==> flow/design.v <==
module sdram (
	inout  reg [15:0] SDRAM_DQ,    
	output     [12:0] SDRAM_A,     
	output reg        SDRAM_DQML,  
	output reg        SDRAM_DQMH,  
	output reg [1:0]  SDRAM_BA,    
	output            SDRAM_nCS,   
	output            SDRAM_nWE,   
	output            SDRAM_nRAS,  
	output            SDRAM_nCAS,  
	input             init_n,      
	input             clk,         
	input             clkref,
	input      [15:0] rom_din,
	output reg [15:0] rom_dout,
	input      [23:1] rom_addr,
	input             rom_req,
	output reg        rom_req_ack,
	input             rom_we,
	input      [16:0] wram_addr,
	input       [7:0] wram_din,
	output reg [15:0] wram_dout,
	input             wram_req,
	output reg        wram_req_ack,
	input             wram_we,
	input      [19:0] bsram_addr,
	input       [7:0] bsram_din,
	output reg [15:0] bsram_dout,
	input             bsram_req,
	output reg        bsram_req_ack,
	input             bsram_we,
	input      [19:1] bsram_io_addr,
	input      [15:0] bsram_io_din,
	output reg [15:0] bsram_io_dout,
	input             bsram_io_req,
	output reg        bsram_io_req_ack,
	input             bsram_io_we,
	input             vram1_req,
	output reg        vram1_ack,
	input      [14:0] vram1_addr,
	input       [7:0] vram1_din,
	output reg  [7:0] vram1_dout,
	input             vram1_we,
	input             vram2_req,
	output reg        vram2_ack,
	input      [14:0] vram2_addr,
	input       [7:0] vram2_din,
	output reg  [7:0] vram2_dout,
	input             vram2_we,
	input      [15:0] aram_addr,
	input       [7:0] aram_din,
	output reg [15:0] aram_dout,
	input             aram_req,
	output reg        aram_req_ack,
	input             aram_we
);
localparam RASCAS_DELAY   = 3'd3;    
localparam BURST_LENGTH   = 3'b000;  
localparam ACCESS_TYPE    = 1'b0;    
localparam CAS_LATENCY    = 3'd3;    
localparam OP_MODE        = 2'b00;   
localparam NO_WRITE_BURST = 1'b1;    
localparam MODE = { 3'b000, NO_WRITE_BURST, OP_MODE, CAS_LATENCY, ACCESS_TYPE, BURST_LENGTH}; 
localparam RFRSH_CYCLES = 10'd1000;
localparam STATE_RAS0      = 3'd0;    
localparam STATE_RAS1      = 3'd2;    
localparam STATE_RAS2      = 3'd4;    
localparam STATE_CAS0      = STATE_RAS0 + RASCAS_DELAY;  
localparam STATE_CAS1      = STATE_RAS1 + RASCAS_DELAY;  
localparam STATE_CAS2      = STATE_RAS2 + RASCAS_DELAY;  
localparam STATE_DS0       = STATE_CAS0 + 1'd1;
localparam STATE_READ0     = 3'd0; 
localparam STATE_DS1       = STATE_CAS1 + 1'd1;
localparam STATE_READ1     = 3'd2; 
localparam STATE_DS2       = 3'd0;
localparam STATE_READ2     = 3'd4; 
localparam STATE_LAST      = 3'd7;   
reg [2:0] t;
always @(posedge clk) begin
	reg clkref_d;
	clkref_d <= clkref;
	t <= t + 1'd1;
	if(~clkref_d && clkref && !oe_latch && !we_latch && !refresh && !init) t <= 3'd4;
end
reg [4:0]  reset;
reg        init = 1'b1;
always @(posedge clk,negedge init_n) begin
	if(!init_n) begin
		reset <= 5'h1f;
		init <= 1'b1;
	end else begin
		if((t == STATE_LAST) && (reset != 0)) reset <= reset - 5'd1;
		init <= !(reset == 0);
	end
end
localparam CMD_INHIBIT         = 4'b1111;
localparam CMD_NOP             = 4'b0111;
localparam CMD_ACTIVE          = 4'b0011;
localparam CMD_READ            = 4'b0101;
localparam CMD_WRITE           = 4'b0100;
localparam CMD_BURST_TERMINATE = 4'b0110;
localparam CMD_PRECHARGE       = 4'b0010;
localparam CMD_AUTO_REFRESH    = 4'b0001;
localparam CMD_LOAD_MODE       = 4'b0000;
reg  [3:0] sd_cmd;    
reg [12:0] sd_a;
reg [15:0] sd_din;
assign SDRAM_nCS  = sd_cmd[3];
assign SDRAM_nRAS = sd_cmd[2];
assign SDRAM_nCAS = sd_cmd[1];
assign SDRAM_nWE  = sd_cmd[0];
assign SDRAM_A    = sd_a;
reg [24:0] addr_latch[3];
reg [15:0] din_latch[3];
reg  [2:0] oe_latch;
reg  [2:0] we_latch;
reg  [1:0] ds[3];
localparam PORT_NONE  = 3'd0;
localparam PORT_ROM   = 3'd1;
localparam PORT_WRAM  = 3'd2;
localparam PORT_BSRAM = 3'd3;
localparam PORT_BSRAM_IO = 3'd4;
localparam PORT_ARAM  = 3'd1;
localparam PORT_VRAM  = 3'd1;
localparam PORT_VRAM1 = 3'd2;
localparam PORT_VRAM2 = 3'd3;
reg  [2:0] port[3];
reg  [2:0] next_port[3];
reg [24:0] next_addr[3];
reg        refresh;
reg [10:0] refresh_cnt;
reg        need_refresh = 1'b0;
always @(posedge clk) begin
	if (refresh_cnt == 0)
		need_refresh <= 0;
	else if (refresh_cnt == RFRSH_CYCLES)
		need_refresh <= 1;
end
always @(*) begin
	next_port[0] = PORT_NONE;
	next_addr[0] = 0;
	if (refresh) next_port[0] = PORT_NONE;
	else if (rom_req ^ rom_req_ack) begin
		next_port[0] = PORT_ROM;
		next_addr[0] = { 1'b0, rom_addr, 1'b0 };
	end else if (wram_req ^ wram_req_ack) begin
		next_port[0] = PORT_WRAM;
		next_addr[0] = { 8'b01110111, wram_addr };
	end else if (bsram_req ^ bsram_req_ack) begin
		next_port[0] = PORT_BSRAM;
		next_addr[0] = { 5'b01111, bsram_addr };
	end else if (bsram_io_req ^ bsram_io_req_ack) begin
		next_port[0] = PORT_BSRAM_IO;
		next_addr[0] = { 5'b01111, bsram_io_addr, 1'b0 };
	end
end
always @(posedge clk) begin
	next_port[1] <= PORT_NONE;
	if (refresh) next_port[1] <= PORT_NONE;
	else if (aram_req ^ aram_req_ack) begin
		next_port[1] <= PORT_ARAM;
		next_addr[1] <= { 9'b101111000, aram_addr };
	end
end
always @(*) begin
	next_port[2] = PORT_NONE;
	next_addr[2] = 0;
	if ((vram1_req ^ vram1_ack) && (vram2_req ^ vram2_ack) && (vram1_addr == vram2_addr) && (vram1_we == vram2_we))
	begin
		next_port[2] = PORT_VRAM;
		next_addr[2] = { 9'b111111100, vram1_addr, 1'b0 };
	end else if (vram1_req ^ vram1_ack) begin
		next_port[2] = PORT_VRAM1;
		next_addr[2] = { 9'b111111100, vram1_addr, 1'b0 };
	end else if (vram2_req ^ vram2_ack) begin
		next_port[2] = PORT_VRAM2;
		next_addr[2] = { 9'b111111100, vram2_addr, 1'b0 };
	end
end
always @(posedge clk) begin
	sd_din <= SDRAM_DQ;
	SDRAM_DQ <= 16'bZZZZZZZZZZZZZZZZ;
	{ SDRAM_DQMH, SDRAM_DQML } <= 2'b11;
	sd_cmd <= CMD_INHIBIT;   
	if(init) begin
		refresh <= 1'b0;
		refresh_cnt <= 0;
		if(t == STATE_RAS0) begin
			if(reset == 15) begin
				sd_cmd <= CMD_PRECHARGE;
				sd_a[10] <= 1'b1;       
			end
			if(reset == 10 || reset == 8) begin
				sd_cmd <= CMD_AUTO_REFRESH;
			end
			if(reset == 2) begin
				sd_cmd <= CMD_LOAD_MODE;
				sd_a <= MODE;
				SDRAM_BA <= 2'b00;
			end
		end
	end else begin
		refresh_cnt <= refresh_cnt + 1'd1;
		if(t == STATE_RAS0) begin
			port[0] <= next_port[0];
			addr_latch[0] <= next_addr[0];
			sd_a <= next_addr[0][22:10];
			SDRAM_BA <= next_addr[0][24:23];
			{ we_latch[0], oe_latch[0] } <= 2'b00;
			case (next_port[0])
			PORT_ROM: begin
				{ we_latch[0], oe_latch[0] } <= { rom_we, ~rom_we };
				din_latch[0] <= rom_din;
				ds[0] <= 2'b11;
				sd_cmd <= CMD_ACTIVE;
			end
			PORT_WRAM: begin
				{ we_latch[0], oe_latch[0] } <= { wram_we, ~wram_we };
				din_latch[0] <= { wram_din, wram_din };
				ds[0] <= {next_addr[0][0], ~next_addr[0][0]};
				sd_cmd <= CMD_ACTIVE;
			end
			PORT_BSRAM: begin
				{ we_latch[0], oe_latch[0] } <= { bsram_we, ~bsram_we };
				din_latch[0] <= { bsram_din, bsram_din };
				ds[0] <= {next_addr[0][0], ~next_addr[0][0]};
				sd_cmd <= CMD_ACTIVE;
			end
			PORT_BSRAM_IO: begin
				{ we_latch[0], oe_latch[0] } <= { bsram_io_we, ~bsram_io_we };
				din_latch[0] <= bsram_io_din;
				ds[0] <= 2'b11;
				sd_cmd <= CMD_ACTIVE;
			end
			default: ;
			endcase
		end
		if(t == STATE_RAS1) begin
			port[1] <= next_port[1];
			addr_latch[1] <= next_addr[1];
			sd_a <= next_addr[1][22:10];
			SDRAM_BA <= 2'b10;
			{ we_latch[1], oe_latch[1] } <= 2'b00;
			case (next_port[1])
			PORT_ARAM: begin
				{ we_latch[1], oe_latch[1] } <= { aram_we, ~aram_we };
				din_latch[1] <= { aram_din, aram_din };
				ds[1] <= {next_addr[1][0], ~next_addr[1][0]};
				sd_cmd <= CMD_ACTIVE;
			end
			default: ;
			endcase
		end
		if(t == STATE_RAS2) begin
			refresh <= 1'b0;
			port[2] <= next_port[2];
			addr_latch[2] <= next_addr[2];
			sd_a <= next_addr[2][22:10];
			SDRAM_BA <= 2'b11;
			{ we_latch[2], oe_latch[2] } <= 2'b00;
			case (next_port[2])
			PORT_VRAM: begin
				{ we_latch[2], oe_latch[2] } <= { vram1_we, ~vram1_we };
				din_latch[2] <= { vram2_din, vram1_din };
				ds[2] <= 2'b11;
				sd_cmd <= CMD_ACTIVE;
			end
			PORT_VRAM1: begin
				{ we_latch[2], oe_latch[2] } <= { vram1_we, ~vram1_we };
				din_latch[2] <= { vram1_din, vram1_din };
				ds[2] <= 2'b01;
				sd_cmd <= CMD_ACTIVE;
			end
			PORT_VRAM2: begin
				{ we_latch[2], oe_latch[2] } <= { vram2_we, ~vram2_we };
				din_latch[2] <= { vram2_din, vram2_din };
				ds[2] <= 2'b10;
				sd_cmd <= CMD_ACTIVE;
			end
			default:
				if (!we_latch[0] && !oe_latch[0] && !we_latch[1] && !oe_latch[1] && need_refresh) begin
					refresh <= 1'b1;
					refresh_cnt <= 0;
					sd_cmd <= CMD_AUTO_REFRESH;
				end
			endcase
		end
		if(t == STATE_CAS0 && (oe_latch[0] || we_latch[0])) begin
			sd_cmd <= we_latch[0]?CMD_WRITE:CMD_READ;
			if (we_latch[0]) begin
				SDRAM_DQ <= din_latch[0];
				{ SDRAM_DQMH, SDRAM_DQML } <= ~ds[0];
			end
			sd_a <= { 4'b0010, addr_latch[0][9:1] };   
			SDRAM_BA <= addr_latch[0][24:23];
		end
		if(t == STATE_CAS0) begin
			case (port[0])
				PORT_ROM:   rom_req_ack <= rom_req;
				PORT_WRAM:  wram_req_ack <= wram_req;
				PORT_BSRAM: bsram_req_ack <= bsram_req;
				PORT_BSRAM_IO: bsram_io_req_ack <= bsram_io_req;
				default: ;
			endcase
		end
		if(t == STATE_CAS1 && (oe_latch[1] || we_latch[1])) begin
			sd_cmd <= we_latch[1]?CMD_WRITE:CMD_READ;
			if (we_latch[1]) begin
				SDRAM_DQ <= din_latch[1];
				{ SDRAM_DQMH, SDRAM_DQML } <= ~ds[1];
			end
			aram_req_ack <= aram_req;
			sd_a <= { 4'b0010, addr_latch[1][9:1] };   
			SDRAM_BA <= 2'b10;
		end
		if(t == STATE_CAS2 && (oe_latch[2] || we_latch[2])) begin
			sd_cmd <= we_latch[2]?CMD_WRITE:CMD_READ;
			if (we_latch[2]) begin
				SDRAM_DQ <= din_latch[2];
				{ SDRAM_DQMH, SDRAM_DQML } <= ~ds[2];
			end
			sd_a <= { 4'b0010, addr_latch[2][9:1] };   
			SDRAM_BA <= 2'b11;
		end
		if(t == STATE_CAS2) begin
			case (port[2])
				PORT_VRAM:   { vram1_ack, vram2_ack } <= { vram1_req, vram2_req };
				PORT_VRAM1:  vram1_ack <= vram1_req;
				PORT_VRAM2:  vram2_ack <= vram2_req;
				default: ;
			endcase
		end
		if(t == STATE_DS0 && oe_latch[0]) { SDRAM_DQMH, SDRAM_DQML } <= 2'b00;
		if(t == STATE_READ0 && oe_latch[0]) begin
			case (port[0])
				PORT_ROM:   rom_dout <= sd_din;
				PORT_WRAM:  wram_dout <= sd_din;
				PORT_BSRAM: bsram_dout <= sd_din;
				PORT_BSRAM_IO: bsram_io_dout <= sd_din;
				default: ;
			endcase
		end
		if(t == STATE_DS1 && oe_latch[1]) { SDRAM_DQMH, SDRAM_DQML } <= 2'b00;
		if(t == STATE_READ1 && oe_latch[1]) aram_dout <= sd_din;
		if(t == STATE_DS2 && oe_latch[2]) { SDRAM_DQMH, SDRAM_DQML } <= 2'b00;
		if(t == STATE_READ2 && oe_latch[2]) begin
			case (port[2])
				PORT_VRAM: { vram2_dout, vram1_dout } <= sd_din;
				PORT_VRAM1: vram1_dout <= sd_din[7:0];
				PORT_VRAM2: vram2_dout <= sd_din[15:8];
				default: ;
			endcase
		end
		if(t == STATE_READ2 && we_latch[2]) begin
			case (port[2])
				PORT_VRAM: { vram2_dout, vram1_dout } <= din_latch[2];
				PORT_VRAM1: vram1_dout <= din_latch[2][7:0];
				PORT_VRAM2: vram2_dout <= din_latch[2][7:0];
				default: ;
			endcase
		end
	end
end
endmodule
Reports on sdram
The steps from the RTL of sdram to its reports follow in flow order.
Line numbers count from 1 in the design file above.
Operators carry their Yosys type and port widths (W data, S select, Z words).
Cell names lack the library's common part.
{ "design": {"design": "sdram", "clock_port": "clk", "lib": "sky130hd", "lib_corner": "tt_025C_1v80"} }

After elaboration
Yosys after proc, flatten, opt, wreduce and memory -nomap, before mapping. Print and check cells are not counted.
{ "bits": {"ff_bits": 308, "inputBits": 214, "output_inout_bits": 140, "word_cells": 285} }
{ "classes": {"addsub": 3, "eq_ne": 31, "n_mux": 107, "n_logic": 22, "reduce_and_logical": 73} }
{ "op_table": {"columns": ["cell", "count"], "rows": [
  ["$mux W24", 5],
  ["$mux W16", 7],
  ["$mux W10", 9],
  ["$mux W23", 3],
  ["$pmux W16 S4", 1],
  ["$mux W4", 15],
  ["$mux W2", 28],
  ["$mux W8", 7],
  ["$reduce_and A3 Y1", 16],
  ["$pmux W16 S3", 1],
  ["$mux W11", 3],
  ["$eq A3 B2 Y1 const B", 10],
  ["$logic_and A1 B1 Y1", 23],
  ["$eq A3 B3 Y1 const B", 6],
  ["$pmux W8 S2", 1],
  ["$mux W1", 16],
  ["$eq A15 B15 Y1", 1],
  ["$eq A3 B1 Y1 const B", 5],
  ["$eq A5 B4 Y1 const B", 3],
  ["$mux W3", 5],
  ["$not A1 Y1", 12],
  ["$reduce_and A2 Y1", 6],
  ["$add A11 B1 Y11 const B", 1],
  ["$eq A11 B10 Y1 const B", 1],
  ["$logic_not A11 Y1", 1],
  ["$reduce_or A2 Y1", 5],
  ["$logic_not A3 Y1", 3],
  ["$pmux W1 S4", 2]
]} }
Other operator kinds: 21; their cells: 40.

Longest topological paths
Yosys ltp: most cells in a row. Word level: on the elaborated netlist, between registers, memories and ports. Mapped: between sequential cells and ports; inverters and the memories' decode and read muxes count.
{ "logic_depth": {"ltp_word": 19, "abc_area": 0, "ltp_mapped": 11} }

After synthesis
Yosys stat after the flow's synthesis: flattened, memories mapped to cells. It holds for the ABC_AREA given above (unset counts as 0); a run with the other value may have another netlist.
{ "types": {"columns": ["cell_type", "count", "area_total_um2"], "rows": [
  ["edfxtp_1", 214, 6.43E+03],
  ["dfxtp_1", 63, 1261.21],
  ["a21oi_1", 71, 355.341],
  ["nor2_1", 82, 307.795],
  ["nand2_1", 78, 292.781],
  ["o21ai_0", 56, 280.269],
  ["a22o_1", 25, 218.96],
  ["xor2_1", 22, 192.685],
  ["ha_1", 13, 162.656],
  ["mux2i_1", 16, 160.154],
  ["dfstp_2", 6, 157.651],
  ["a221o_1", 15, 150.144],
  ["and2_1", 20, 125.12],
  ["nand3_1", 23, 115.11],
  ["clkbuf_1", 30, 112.608],
  ["xnor2_1", 12, 105.101],
  ["a221oi_1", 11, 96.342],
  ["a211oi_1", 12, 90.086]
]} }
Other cell types: 45; their cells: 183.
{ "mapped": {"cells": 952, "synth_area_um2": 11877.6, "ff_cells": 283} }

Worst setup path after synthesis
Source: OpenSTA report_checks on the synthesized netlist (no wires, ideal clock, input and output delay 20% of the period each), path of least setup slack; recovery checks are left aside. Register names are those of the netlist, which keeps one name where synthesis merged equal registers.
{ "synth_timing": {"path_type": "input-to-reg", "startpoint": "input vram1_req", "endpoint": "register din_latch[2][0]", "period_ns": 3.72, "in_delay_ns": 0.744, "arrival_time_ns": 2.587, "required_time_ns": 3.464, "path_slack_ns": 0.876, "delay_ns": 2.099, "path_stages": 11, "period_less_setup_slack_ns": 2.844} }
"delay_ns" = arrival - input delay + setup time.
"path_stages": output pins that drive a net of the path, with the launching flip-flop's if there is one; two outputs of one cell count as two.
"period_less_setup_slack_ns" = period - worst setup slack (recovery checks aside). The figure is calculated, with input and output delays left at 20% of the set period.
Between the ends stands the longest chain of elaborated cells between them, by number of cells; it is not shown to be the way that was timed. Of several equally long chains one is given.
A line is the first line of the expression or statement that the cell stems from. Yosys adds cells for indexed reads and writes and turns some case tables into memories.
A register here has more assigning lines than the two given.
Ways into the end's enable are left out, as the timed path ends at the data pin.
{ "synth_via": {"path_cell_list": "xnor2_1 -> and2_1 -> clkbuf_1 -> buf_2 -> buf_2 -> nor2_1 -> ha_1 -> clkbuf_1 -> inv_1 -> nand2_1 -> a22o_1", "elab_chain_cells": 7} }
{ "synth_rtl": {"columns": ["element", "line_no", "rtl"], "rows": [
  ["start: declaration", 38, "input vram1_req,"],
  ["$xor A1 B1 Y1", 168, "if ((vram1_req ^ vram1_ack) && (vram2_req ^ vram2_ack) && (vram1_addr == vram2_addr) && (vram1_we == vram2_we) ..."],
  ["$logic_and A1 B1 Y1 x3", 168, null],
  ["$mux W2", 168, null],
  ["$eq A3 B2 Y1", 261, "case (next_port[2])"],
  ["$pmux W16 S3", 261, null],
  ["end: assignment", 264, "din_latch[2] <= { vram2_din, vram1_din };"],
  ["end: assignment", 270, "din_latch[2] <= { vram1_din, vram1_din };"],
  ["end: declaration", 114, "reg [15:0] din_latch[3];"]
]} }

Worst path after layout
From the final timing report of run A: the path of least setup slack in the routed layout; clock arrival at registers is part of the times.
{ "layout_timing": {"path_type": "input-to-reg", "startpoint": "input rom_req", "endpoint": "register sd_a[6]", "period_ns": 4.6, "in_delay_ns": 0.92, "arrival_time_ns": 3.70, "required_time_ns": 4.99, "path_slack_ns": 1.30, "path_stages": 5} }
Between the ends stands the longest chain of elaborated cells between them, by number of cells; it is not shown to be the way that was timed. Of several equally long chains one is given.
A register here has more assigning lines than the two given.
{ "layout_via": {"path_cell_list": "clkdlybuf4s50_1 -> xnor2_2 -> nand2b_1 -> or4_1 -> a211oi_2", "elab_chain_cells": 10} }
{ "layout_rtl": {"columns": ["element", "line_no", "rtl"], "rows": [
  ["start: declaration", 17, "input rom_req,"],
  ["$xor A1 B1 Y1", 143, "else if (rom_req ^ rom_req_ack) begin"],
  ["$mux W24", 143, null],
  ["$mux W24", 142, "if (refresh) next_port[0] = PORT_NONE;"],
  ["$mux W10", 204, "if(t == STATE_RAS0) begin"],
  ["$mux W10", 238, "if(t == STATE_RAS1) begin"],
  ["$mux W10", 254, "if(t == STATE_RAS2) begin"],
  ["$mux W10", 288, "if(t == STATE_CAS0 && (oe_latch[0] || we_latch[0])) begin"],
  ["$mux W10", 306, "if(t == STATE_CAS1 && (oe_latch[1] || we_latch[1])) begin"],
  ["$mux W10", 316, "if(t == STATE_CAS2 && (oe_latch[2] || we_latch[2])) begin"],
  ["$mux W10", 185, "if(init) begin"],
  ["end: assignment", 207, "sd_a <= next_addr[0][22:10];"],
  ["end: assignment", 241, "sd_a <= next_addr[1][22:10];"],
  ["end: declaration", 106, "reg [12:0] sd_a;"]
]} }

Top module sdram; platform sky130hd; tools Yosys and OpenROAD; 2 stored runs in no particular order. Input and output delays are each 20% of the period that was set; the output load is 0.01 pF.
By "period_less_ws_ns" is meant the clock period of the run minus its worst setup slack. This is arithmetic on one report: input and output delays are still those of the set period (20% each).
[
  {
    "run": "run A",
    "settings": { "period_ns": 4.6, "CORE_UTILIZATION": 18, "PLACE_DENSITY_LB_ADDON": 0.15, "CORE_MARGIN": 2, "CELL_PAD_IN_SITES_DETAIL_PLACEMENT": 1, "TNS_END_PERCENT": 70, "MAX_ROUTING_LAYER": "met4", "CAP_MARGIN": 20, "SLEW_MARGIN": 20 },
    "results": { "period_less_ws_ns": 3.304, "utilization_pct": 26.9, "hold_ws_ns": 0.377, "setup_ws_ns": 1.296, "design_die_area_um2": 68058.4, "synthesis_area_um2": 11877.6 }
  },
  {
    "run": "run B",
    "settings": { "period_ns": 3.48, "CORE_UTILIZATION": 26, "SETUP_SLACK_MARGIN": 0.34, "PLACE_DENSITY": 0.76, "HOLD_SLACK_MARGIN": 0.1, "CELL_PAD_IN_SITES_GLOBAL_PLACEMENT": 0, "CELL_PAD_IN_SITES_DETAIL_PLACEMENT": 2, "ABC_AREA": 0, "CTS_CLUSTER_DIAMETER": 249, "SLEW_MARGIN": 5, "CAP_MARGIN": 20, "CORE_MARGIN": 2 },
    "results": { "period_less_ws_ns": 3.063, "utilization_pct": 38.6, "hold_ws_ns": 0.159, "setup_ws_ns": 0.417, "design_die_area_um2": 47408.5, "synthesis_area_um2": 11877.6 }
  }
]
